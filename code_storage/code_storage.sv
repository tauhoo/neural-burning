==> flow/design.v <==
module code_storage(
    code, 
    code_index, 
    active, 
    reset,
    is_write,
    write_line,
    write_data,
    enable,
    code_reset_address,
    update_code_reset_address,
    code_reset_count,
    update_code_reset_count,
    clk
);
    parameter code_size = 12;
    parameter max_code_line = 100;
    input active;
    input reset;
    input enable;
    input clk;
    input is_write;
    input [31:0] write_line;
    input [code_size - 1:0] write_data;
    output [code_size - 1:0] code;
    output [31:0] code_index;
    input [31:0] code_reset_address;  
    input update_code_reset_address;  
    input [31:0] code_reset_count;  
    input update_code_reset_count;  
    reg [31:0] code_reset_address_reg;
    reg [31:0] code_reset_count_reg;
    reg [code_size - 1:0] storage [0:max_code_line];
    reg [31:0] code_line;
    assign code_index = enable ? 
                            reset && code_reset_count_reg > 0 ? code_reset_address_reg : 
                            active ? code_line + 1 :
                            code_line :
                            0;
    assign code = enable ? 
                    is_write && write_line == code_index ? write_data : 
                    storage[code_index] :
                  0;
    initial begin
        for (code_line = 0; code_line < max_code_line; code_line = code_line + 1) begin
            storage[code_line] = 0;
        end
        code_line = 0;
        code_reset_address_reg = 0;
    end
    always @(posedge clk) begin
        code_line <= code_index;
        if (update_code_reset_address) begin
            code_reset_address_reg <= code_reset_address;
        end
        if (update_code_reset_count) begin
            code_reset_count_reg <= code_reset_count;
        end
        if (reset) begin
            code_reset_count_reg <= code_reset_count_reg - 1;
        end
        if (is_write) begin
            storage[write_line] <= write_data;
        end
    end
endmodule
# Tool chain data of code_storage
# Tool output for the design above, in the order of the flow.
# Lines are those of the file above, counted from 1.
# Library cell names are shortened.
# The mark n/a stands for no value.
[design]
top = "code_storage"
clk_port = "clk"
lib = "sky130hd"
lib_corner = "tt_025C_1v80"

# Elaborated design
# Source: Yosys, flattened and elaborated, memories not mapped. Widths are those after wreduce. Registers that Yosys merges into a memory's read port (data or address) are not register bits. Print and check cells do not count. Equal cells are merged and count once.
# Memory sizes are those after Yosys's memory passes, which may raise the word count (mostly to a power of two), join words into wider ones and drop unused or constant bits.
[word_totals]
ram_bits = 1212
register_bits = 96
wordCells = 21
n_memories = 1
out_inout_bits = 44
input_bits = 115
[mem_list]
columns = ["memory", "words", "width", "rd", "wr", "line_no", "text"]
rows = [
  ["storage", 101, 12, 1, 1, 33, "reg [code_size - 1:0] storage [0:max_code_line];"],
]
[classes]
muxes = 10
compare = 1
n_eq = 1
n_addsub = 2
reduce_logical = 3
[op_table]
columns = ["cell", "n"]
rows = [
  ["2-to-1 mux 32 bit", 5],
  ["2-to-1 mux 12 bit", 3],
  ["adder 32 x 1 -> 32 bit with constant B", 1],
  ["subtractor 32 x 1 -> 32 bit with constant B", 1],
  ["> comparator 32 x 1 -> 1 bit with constant B", 1],
  ["== test 32 bit", 1],
  ["2-to-1 mux 7 bit", 1],
  ["logical AND 1 bit", 2],
  ["nonzero test 2 bit", 1],
  ["2-to-1 mux 1 bit", 1],
]

# Logic depth
# Longest topological path by Yosys (ltp), each cell counted once; first at word level (registers and memories cut), then after technology mapping (sequential cells cut; the memories' decode and read muxes count).
[logic_depth]
ltp_word = 8
abc_area = 0
depth_mapped = 20
mapped_depth_nobuf = 13

# Synthesis result
# Source: synth_stat.txt of the flow (Yosys; design flattened, memories mapped). It holds for the ABC_AREA given above (unset counts as 0); a run with the other value may have another netlist.
# The area totals of this step are shown rounded.
[synth_totals]
seq_area_um2 = 38960
area_um2 = 53920
n_buf = 242
mapped_cells = 3793
ff_cells = 1308
[types]
columns = ["cell", "n", "area_total_um2"]
rows = [
  ["edfxtp_1", 1276, 3.83E+04],
  ["mux2i_1", 227, 2.27E+03],
  ["nand2_1", 593, 2.23E+03],
  ["mux2_2", 84, 945.907],
  ["nand3_1", 177, 885.85],
  ["a21oi_1", 152, 760.73],
  ["nor2_1", 191, 716.938],
  ["dfxtp_1", 32, 640.614],
  ["clkbuf_1", 135, 506.736],
  ["xnor2_1", 52, 455.437],
  ["buf_2", 78, 390.374],
  ["a32oi_1", 44, 385.37],
  ["a22oi_1", 46, 345.331],
  ["a32o_1", 32, 320.307],
  ["o211ai_1", 41, 307.795],
  ["nand4_1", 47, 294.032],
  ["and3_1", 39, 243.984],
  ["o22ai_1", 35, 218.96],
]
# Other cell types: 57; their cells: 512.

# Path before layout
# OpenSTA on the mapped netlist: ideal clock, no wires. The path of least setup slack (recovery checks aside). Input and output delay are each 20% of the period. Register names are those of the netlist, which keeps one name where synthesis merged equal registers.
[synth_timing]
kind = "input -> output"
startpoint = "input port active"
endpoint = "output port code[0]"
t_arrival_ps = 4369
path_delay_ps = 3207
driving_pins = 13
slack_ps = 279
launch_ps = 1162
input_delay_ps = 1162
clock_period_ps = 5810
required_ps = 4648
path_buffers = 3
output_delay_ps = 1162
synth_period_reached_ps = 5531
# "path_delay_ps" = arrival - input delay + setup time.
# At an output port there is no setup time.
# "driving_pins" counts driving pins, that of a launching flip-flop among them; a cell with two outputs on the path counts twice.
# "synth_period_reached_ps" is the clock period less the worst setup slack; recovery checks do not enter. This is arithmetic on one report: input and output delays are still those of the set period (20% each).
# Between the ends stands the longest chain of elaborated cells between them, by number of cells; it is not shown to be the way that was timed. Of several equally long chains one is given.
# A line is the first line of the expression or statement that the cell stems from. Yosys adds cells for indexed reads and writes and turns some case tables into memories.
[synth_via]
path_cell_list = "clkbuf_1 nand3_1 or4_1 clkbuf_1 nor4_1 nor3_1 a2111oi_0 or3b_2 a21oi_1 nand4_1 nand2_1 clkbuf_1 o221ai_1"
elab_chain_len = 7
cells_between = 8
lines_between = 6
classes_between = "1 x eq/ne; 5 x mux; 1 x reduce/logical; 1 x memory"
[synth_lines]
columns = ["item", "line_no", "text"]
rows = [
  ["start, declared", 18, "input active;"],
  ["2-to-1 mux 32 bit", 37, "active ? code_line + 1 :"],
  ["2-to-1 mux 32 bit", 36, "reset && code_reset_count_reg > 0 ? code_reset_address_reg :"],
  ["2-to-1 mux 32 bit", 35, "assign code_index = enable ?"],
  ["== test 32 bit", 41, "is_write && write_line == code_index ? write_data :"],
  ["logical AND 1 bit", 41, ""],
  ["2-to-1 mux 12 bit", 41, ""],
  ["2-to-1 mux 12 bit", 40, "assign code = enable ?"],
  ["end, declared", 25, "output [code_size - 1:0] code;"],
]

# Path in the finished layout
# Path of least setup slack in the final report of run 1 (OpenROAD, finished layout, wires in). Where an end is a register, its clock arrival counts in the times.
# The path's times are printed in steps of 10 ps; the period is the one set.
[layout_timing]
kind = "register -> output"
startpoint = "register code_reset_count_reg[1]"
endpoint = "output port code[2]"
path_buffers = 5
output_delay_ps = 920
clock_period_ps = 4610
driving_pins = 19
slack_ps = -1490
required_ps = 3690
t_arrival_ps = 5170
launch_ps = 770
# Between the ends stands the longest chain of elaborated cells between them, by number of cells; it is not shown to be the way that was timed. Of several equally long chains one is given.
[layout_via]
path_cell_list = "edfxtp_1 inv_2 ha_4 or4b_4 or4_4 nor3_4 buf_12 o22a_4 clkinv_8 buf_8 buf_12 buf_12 nand2_2 nand3_2 a32o_2 or4_1 nand4_1 o221ai_4 buf_2"
elab_chain_len = 8
cells_between = 9
lines_between = 5
classes_between = "1 x compare; 1 x eq/ne; 4 x mux; 2 x reduce/logical; 1 x memory"
[layout_lines]
columns = ["item", "line_no", "text"]
rows = [
  ["start, declared", 32, "reg [31:0] code_reset_count_reg;"],
  ["start, assigned", 57, "code_reset_count_reg <= code_reset_count;"],
  ["start, assigned", 60, "code_reset_count_reg <= code_reset_count_reg - 1;"],
  ["> comparator 32 x 1 -> 1 bit", 36, "reset && code_reset_count_reg > 0 ? code_reset_address_reg :"],
  ["logical AND 1 bit", 36, ""],
  ["2-to-1 mux 32 bit", 36, ""],
  ["2-to-1 mux 32 bit", 35, "assign code_index = enable ?"],
  ["== test 32 bit", 41, "is_write && write_line == code_index ? write_data :"],
  ["logical AND 1 bit", 41, ""],
  ["2-to-1 mux 12 bit", 41, ""],
  ["2-to-1 mux 12 bit", 40, "assign code = enable ?"],
  ["end, declared", 25, "output [code_size - 1:0] code;"],
]

# Measured results for code_storage: 2 stored runs of the Yosys and OpenROAD flow on sky130hd. The settings differ; the order carries no meaning. The constraints put input and output delay at 20% of the set period each and load the outputs with 0.01 pF.
# "timing.achieved_period_ps" = clock period - worst setup slack. The figure is calculated, with input and output delays left at 20% of the set period.
# "worst_setup_path_time_ps" = time allowed to the worst setup path (clock period - input delay - output delay, where it has them) - its slack; a late launch clock adds to it, a late capture clock takes from it.
# "power.total_mw" rests on the timing tool's default activity at the inputs, not on a simulated workload.
# "worst_setup_path_time_ps" is given in steps of 10 ps.
# Measured values are rounded.

[[run]]
name = "run 1"
[run.settings]
period_ns = 4.61
CAP_MARGIN = 20
CORE_MARGIN = 2
CORE_UTILIZATION = 40
SLEW_MARGIN = 20
[run.results]
cell_area_final_um2 = 69280
die_um2 = 137800
yosys_chip_area_um2 = 53920
power.total_mw = 27.49
timing.achieved_period_ps = 6095
worst_setup_path_time_ps = 5170
timing.worst_path_kind = "register -> output"
worst_setup_slack_ps = -1485
layout_utilization_pct = 51.8

[[run]]
name = "run 2"
[run.settings]
period_ns = 3.44
CORE_UTILIZATION = 68
SETUP_SLACK_MARGIN = 0.6
PLACE_DENSITY_LB_ADDON = 0.28
CELL_PAD_IN_SITES_GLOBAL_PLACEMENT = 2
ABC_AREA = 1
CAP_MARGIN = 10
SLEW_MARGIN = 40
MIN_ROUTING_LAYER = "met2"
CORE_MARGIN = 2
[run.results]
outcome = "incomplete, placement halted on FLW-0024"
